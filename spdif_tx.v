==> flow/design.v <==
`default_nettype none
`timescale 1ns/1ps
module spdif_transmit #(
    parameter [6:0] category_code = 7'b0110000,
    parameter [0:0] copy_bit = 1,
    parameter [0:0] L_bit = 0,
    parameter [3:0] sample_freq = 0
)(
    input wire i_clk,
    input wire i_en_2x,
    input wire [23:0] i_ldata,
    input wire [23:0] i_rdata,
    input wire i_drdy,
    output reg o_dreq = 0,
    output wire o_spdif
);
localparam [31:0] channelstatus_init = {
    1'b0,  
    1'b0,  
    copy_bit,
    3'b000,  
    2'b00,  
    category_code,
    L_bit,
    4'b0000,  
    4'b0000,  
    sample_freq,
    2'b00,  
    2'b00
};
localparam [1:0]
    SELECT_X = 0,
    SELECT_Y = 1,
    SELECT_Z = 2;
localparam [1:0]
    PREAMBLE_X = 8'b11100010,
    PREAMBLE_Y = 8'b11100100,
    PREAMBLE_Z = 8'b11101000;
reg [31:0] channelstatus = 0;
reg [7:0] frame_counter = 0;
reg [4:0] subframe_counter = 0;
reg [23:0] ldata_buff = 0;
reg [23:0] rdata_buff = 0;
wire [23:0] output_sample;
reg [7:0] spdif_out = 0;
reg parity = 0;
reg bit_ready = 0;
reg output_bit = 0;
reg preamble_load = 0;
reg [1:0] preamble_select = PREAMBLE_Z;
reg toggle = 0;
reg clear_parity = 0;
assign o_spdif = spdif_out[7];
always @(posedge i_clk) if (i_en_2x) begin
    spdif_out <= {spdif_out[6:0], 1'b0};
    if (clear_parity) 
        parity <= 0;
    if (bit_ready) begin
        parity <= parity ^ output_bit;
        spdif_out[7] <= ~spdif_out[7];
        spdif_out[6] <= output_bit ^ ~spdif_out[7];
    end
    if(preamble_load) begin 
        case(preamble_select)
            SELECT_X: spdif_out <= spdif_out[7] ? ~PREAMBLE_X : PREAMBLE_X;
            SELECT_Y: spdif_out <= spdif_out[7] ? ~PREAMBLE_Y : PREAMBLE_Y;
            default:  spdif_out <= spdif_out[7] ? ~PREAMBLE_Z : PREAMBLE_Z;
        endcase
    end
end
assign output_sample = frame_counter[0] ? ldata_buff : rdata_buff;
always @(posedge i_clk) begin
    o_dreq <= 0;
    clear_parity <= 0;
    if(i_drdy) begin
        ldata_buff <= i_ldata;
        rdata_buff <= i_rdata;
    end
    if (i_en_2x) begin
        toggle <= ~toggle;
        preamble_load <= 0;
        bit_ready <= 0;
    end
    if (i_en_2x && toggle) begin
        subframe_counter <= subframe_counter + 1'b1;
        bit_ready <= (subframe_counter >= 4);
        case(subframe_counter)
            0: begin
                preamble_load <= 1;
                o_dreq <= 1;
                if (frame_counter == 0)
                    preamble_select <= SELECT_Z;
                else if (frame_counter[0]) begin
                    preamble_select <= SELECT_Y;
                    o_dreq <= 0;
                end
                else
                    preamble_select <= SELECT_X;
                end
            3: clear_parity <= 1;
            28: output_bit <= 1;
            29: output_bit <= 0;
            30: begin
                    output_bit <= channelstatus[31];
                    channelstatus <= {channelstatus[30:0], 1'b0};
                    frame_counter <= frame_counter + 1'b1;
                    if (frame_counter == 191) begin
                        channelstatus <= channelstatus_init;
                        frame_counter <= 0;
                    end
                end
            31: output_bit <= parity;
       default: output_bit <= output_sample[subframe_counter - 4];
       endcase
    end
end
endmodule
`default_nettype wire
### From RTL to reports: spdif_transmit

What the tools print for spdif_transmit, step after step.
Line numbers count from 1 in the design file above.
Operators carry their Yosys type and port widths (W data, S select, Z words).
Library cell names are shortened.
The mark n/a stands for no value.

* design top: spdif_transmit
* clock: i_clk
* cell library: sky130hd
* corner: tt_025C_1v80

### Word-level counts

Yosys after proc, flatten, opt, wreduce and memory -nomap, before mapping. Memory bits, and registers merged into a memory's read port (data or address), are not among the register bits. Print and check cells are not counted. Equal cells are merged and count once.

* register bits: 110
* bits of input ports: 51
* output and inout port bits: 2

* order comparisons: 1
* reductions and logical operators: 11
* $add $sub $neg: 3
* multiplexer cells: 23
* equal/unequal tests: 6
* bitwise operators: 5
* shift-type cells: 1

Operators by type and width (number)
* $shiftx A24 B6 Y1: 1
* $mux W24: 1
* $eq A5 B5 Y1 const B: 4
* $mux W1: 17
* $mux W8: 2
* $mux W6: 2
* $reduce_and A2 Y1: 4
* $add A8 B1 Y8 const B: 1
* $eq A8 B8 Y1 const B: 1
* $logic_not A8 Y1: 1
* $sub A5 B3 Y6 const B: 1
* $add A5 B1 Y5 const B: 1
* $eq A5 B2 Y1 const B: 1
* $ge A5 B3 Y1 const B: 1
* $logic_not A5 Y1: 1
* $pmux W1 S5: 1
* $reduce_bool A2 Y1: 2
* $not A1 Y1: 3
* $xor A1 B1 Y1: 2
* $logic_not A2 Y1: 1
* $reduce_or A2 Y1: 1
* $logic_and A1 B1 Y1: 1

### Depth

Longest topological path by Yosys (ltp), each cell counted once; first at word level (registers and memories cut), then after technology mapping (sequential cells cut; the memories' decode and read muxes count).

* word-level depth: 4
* ABC_AREA: 0
* mapped depth: 9

### Netlist

Source: synth_stat.txt of the flow (Yosys; design flattened, memories mapped). It holds for the ABC_AREA given above (unset counts as 0); a run with the other value may have another netlist.

* chip area (Yosys): 3764.9 µm²
* flip-flop cells: 89
* sequential part of the area: 2642.5 µm²
* cell count: 234

Cells by type (number)
* edfxtp_1: 86
* mux4_1: 6
* ha_1: 12
* mux4_2: 4
* and2_1: 13
* dfxtp_1: 3
* mux2i_1: 6
* inv_1: 14
* nor2_1: 14
* mux2_2: 4
* nand2_1: 11
* a21oi_1: 7
* nand3_1: 7
* xnor2_1: 4
* xor2_1: 4
* a21o_1: 4
* o21ai_0: 5
* nand2b_1: 3

Other cell types: 19; their cells: 27.

### Path before layout

Source: OpenSTA report_checks on the synthesized netlist (no wires, ideal clock, input and output delay 20% of the period each), path of least setup slack; recovery checks are left aside. Register names are those of the netlist, which keeps one name where synthesis merged equal registers.

* kind: flip-flop to flip-flop
* start: reg subframe_counter[0]
* end: reg channelstatus[21]
* path delay: 2319 ps
* path slack: 452 ps
* arrival: 1924 ps
* buffers on the path: 2
* setup time: 395 ps
* clock period: 2770 ps
* stages on the path: 7
* synthesis period reached: 2318 ps

"path delay" = arrival - input delay + setup time.
"stages on the path": output pins that drive a net of the path, with the launching flip-flop's if there is one; two outputs of one cell count as two.
"synthesis period reached" is the clock period less the worst setup slack; recovery checks do not enter. This is arithmetic on one report: input and output delays are still those of the set period (20% each).
The rows between start and end are the longest chain of elaborated cells between them; the timing report does not say that the signal goes this way. Where chains are equally long, one stands for them.
A line is the first line of the expression or statement that the cell stems from. Yosys adds cells for indexed reads and writes and turns some case tables into memories.

* path through: edfxtp_1 clkbuf_1 buf_2 inv_1 ha_1 nand2_1 nor2_1
* length of the longest elaborated chain: 2
* elaborated cells on any way between the ends: 2
* source lines of those cells: 1
* classes of those cells: 1 x eq/ne; 1 x reduce/logical

Ends and longest elaborated chain, post-synthesis
* start, declared: RTL line 41 `reg [4:0] subframe_counter = 0;`
* start, assigned: RTL line 85 `subframe_counter <= subframe_counter + 1'b1;`
* $eq A5 B5 Y1: RTL line 87 `case(subframe_counter)`
* $reduce_and A2 Y1
* end, assigned: RTL line 105 `channelstatus <= {channelstatus[30:0], 1'b0};`
* end, assigned: RTL line 108 `channelstatus <= channelstatus_init;`
* end, declared: RTL line 39 `reg [31:0] channelstatus = 0;`

### Timing after layout

From the final timing report of stored run 2: the path of least setup slack in the routed layout; clock arrival at registers is part of the times.
The report prints the path's times to 10 ps; the period is as set.

* kind: flip-flop to flip-flop
* start: reg frame_counter[0]
* end: reg output_bit
* clock period: 2360 ps
* path slack: 110 ps
* buffers on the path: 0
* setup time: 240 ps
* arrival: 2360 ps
* stages on the path: 6

The rows between start and end are the longest chain of elaborated cells between them; the timing report does not say that the signal goes this way. Where chains are equally long, one stands for them.
At most two assigning lines are given for a register; there are more.

* path through: edfxtp_1 mux4_1 mux2_2 a22oi_1 o221ai_1 a41o_1
* length of the longest elaborated chain: 3
* elaborated cells on any way between the ends: 3
* source lines of those cells: 3
* classes of those cells: 1 x shift; 2 x mux

Ends and longest elaborated chain, after layout
* start, declared: RTL line 40 `reg [7:0] frame_counter = 0;`
* start, assigned: RTL line 106 `frame_counter <= frame_counter + 1'b1;`
* start, assigned: RTL line 109 `frame_counter <= 0;`
* $mux W24: RTL line 71 `assign output_sample = frame_counter[0] ? ldata_buff : rdata_buff;`
* $shiftx A24 B6 Y1: RTL line 113 `default: output_bit <= output_sample[subframe_counter - 4];`
* $pmux W1 S5: RTL line 87 `case(subframe_counter)`
* end, assigned: RTL line 104 `output_bit <= channelstatus[31];`
* end, assigned: RTL line 112 `31: output_bit <= parity;`
* end, declared: RTL line 48 `reg output_bit = 0;`

# Flow runs of spdif_transmit

Module spdif_transmit, platform sky130hd: 2 stored runs of the flow (Yosys, OpenROAD) with differing settings, in no particular order. Input and output delays are each 20% of the period that was set; the output load is 0.01 pF.
"achieved period" is the run's clock period less its worst setup slack. It is reckoned from that one timing run; input and output delays stay at 20% of the period that was set.
"worst setup path time": the worst setup path's part of the clock period (all of it between registers, 20% less for each end at a port) less its slack. A launch clock that arrives late makes it longer, a capture clock that arrives late makes it shorter.
By "power" is meant OpenSTA's value without simulated activity: inputs other than the clock are taken to toggle once in ten clock periods, and the tool carries that through the logic.
"worst setup path time" is known to 10 ps.

### Stored run 1

==> flow/run.sh <==
#!/bin/bash
# the make line also repeats the synthesis and layout settings of config.mk as NAME=value (left out here)
make -C /OpenROAD-flow-scripts/flow DESIGN_CONFIG=/design/flow/config.mk WORK_HOME=/design/flow/orfs CLKGATE_MAP_FILE= finish
==> flow/config.mk <==
export PLATFORM = sky130hd
export DESIGN_NAME = spdif_transmit
export DESIGN_NICKNAME = spdif_transmit
export VERILOG_FILES = /design/flow/design.v
export SDC_FILE = /design/flow/constraint.sdc
export NUM_CORES = 4
export LEC_CHECK = 0
export CAP_MARGIN = 10
export CELL_PAD_IN_SITES_DETAIL_PLACEMENT = 2
export CORE_MARGIN = 2
export CORE_UTILIZATION = 54
export MAX_ROUTING_LAYER = met5
export PLACE_DENSITY_LB_ADDON = 0.09
export SETUP_SLACK_MARGIN = -0.07
export SLEW_MARGIN = 20
==> flow/constraint.sdc <==
create_clock -name core_clock -period 1.91 [get_ports {i_clk}]
set_input_delay 0.3820 -clock core_clock [delete_from_list [all_inputs] [get_ports {i_clk}]]
set_output_delay 0.3820 -clock core_clock [all_outputs]
set_load 0.01 [all_outputs]

Outcome of stored run 1: no results, placement failed with DPL-0033

### Stored run 2

==> flow/run.sh <==
#!/bin/bash
# the make line also repeats the synthesis and layout settings of config.mk as NAME=value (left out here)
make -C /OpenROAD-flow-scripts/flow DESIGN_CONFIG=/design/flow/config.mk WORK_HOME=/design/flow/orfs CLKGATE_MAP_FILE= finish
==> flow/config.mk <==
export PLATFORM = sky130hd
export DESIGN_NAME = spdif_transmit
export DESIGN_NICKNAME = spdif_transmit
export VERILOG_FILES = /design/flow/design.v
export SDC_FILE = /design/flow/constraint.sdc
export NUM_CORES = 4
export LEC_CHECK = 0
export CAP_MARGIN = 20
export CORE_MARGIN = 2
export CORE_UTILIZATION = 64
export SLEW_MARGIN = 20
==> flow/constraint.sdc <==
create_clock -name core_clock -period 2.36 [get_ports {i_clk}]
set_input_delay 0.4720 -clock core_clock [delete_from_list [all_inputs] [get_ports {i_clk}]]
set_output_delay 0.4720 -clock core_clock [all_outputs]
set_load 0.01 [all_outputs]

Results of stored run 2:
- Netlist area reported by Yosys: 3764.9 µm²
- Achieved period: 2254 ps
- Die footprint: 6512.5 µm²
- Final utilization: 0.821
- Worst setup path time: 2250 ps
- Type of the worst setup path: flip-flop to flip-flop
- Standard-cell area after layout: 4605.7 µm²
- Setup TNS: 0 ps
- Power: 3.173 mW
- Smallest hold slack: 510 ps
- Worst slack on setup checks: 106 ps
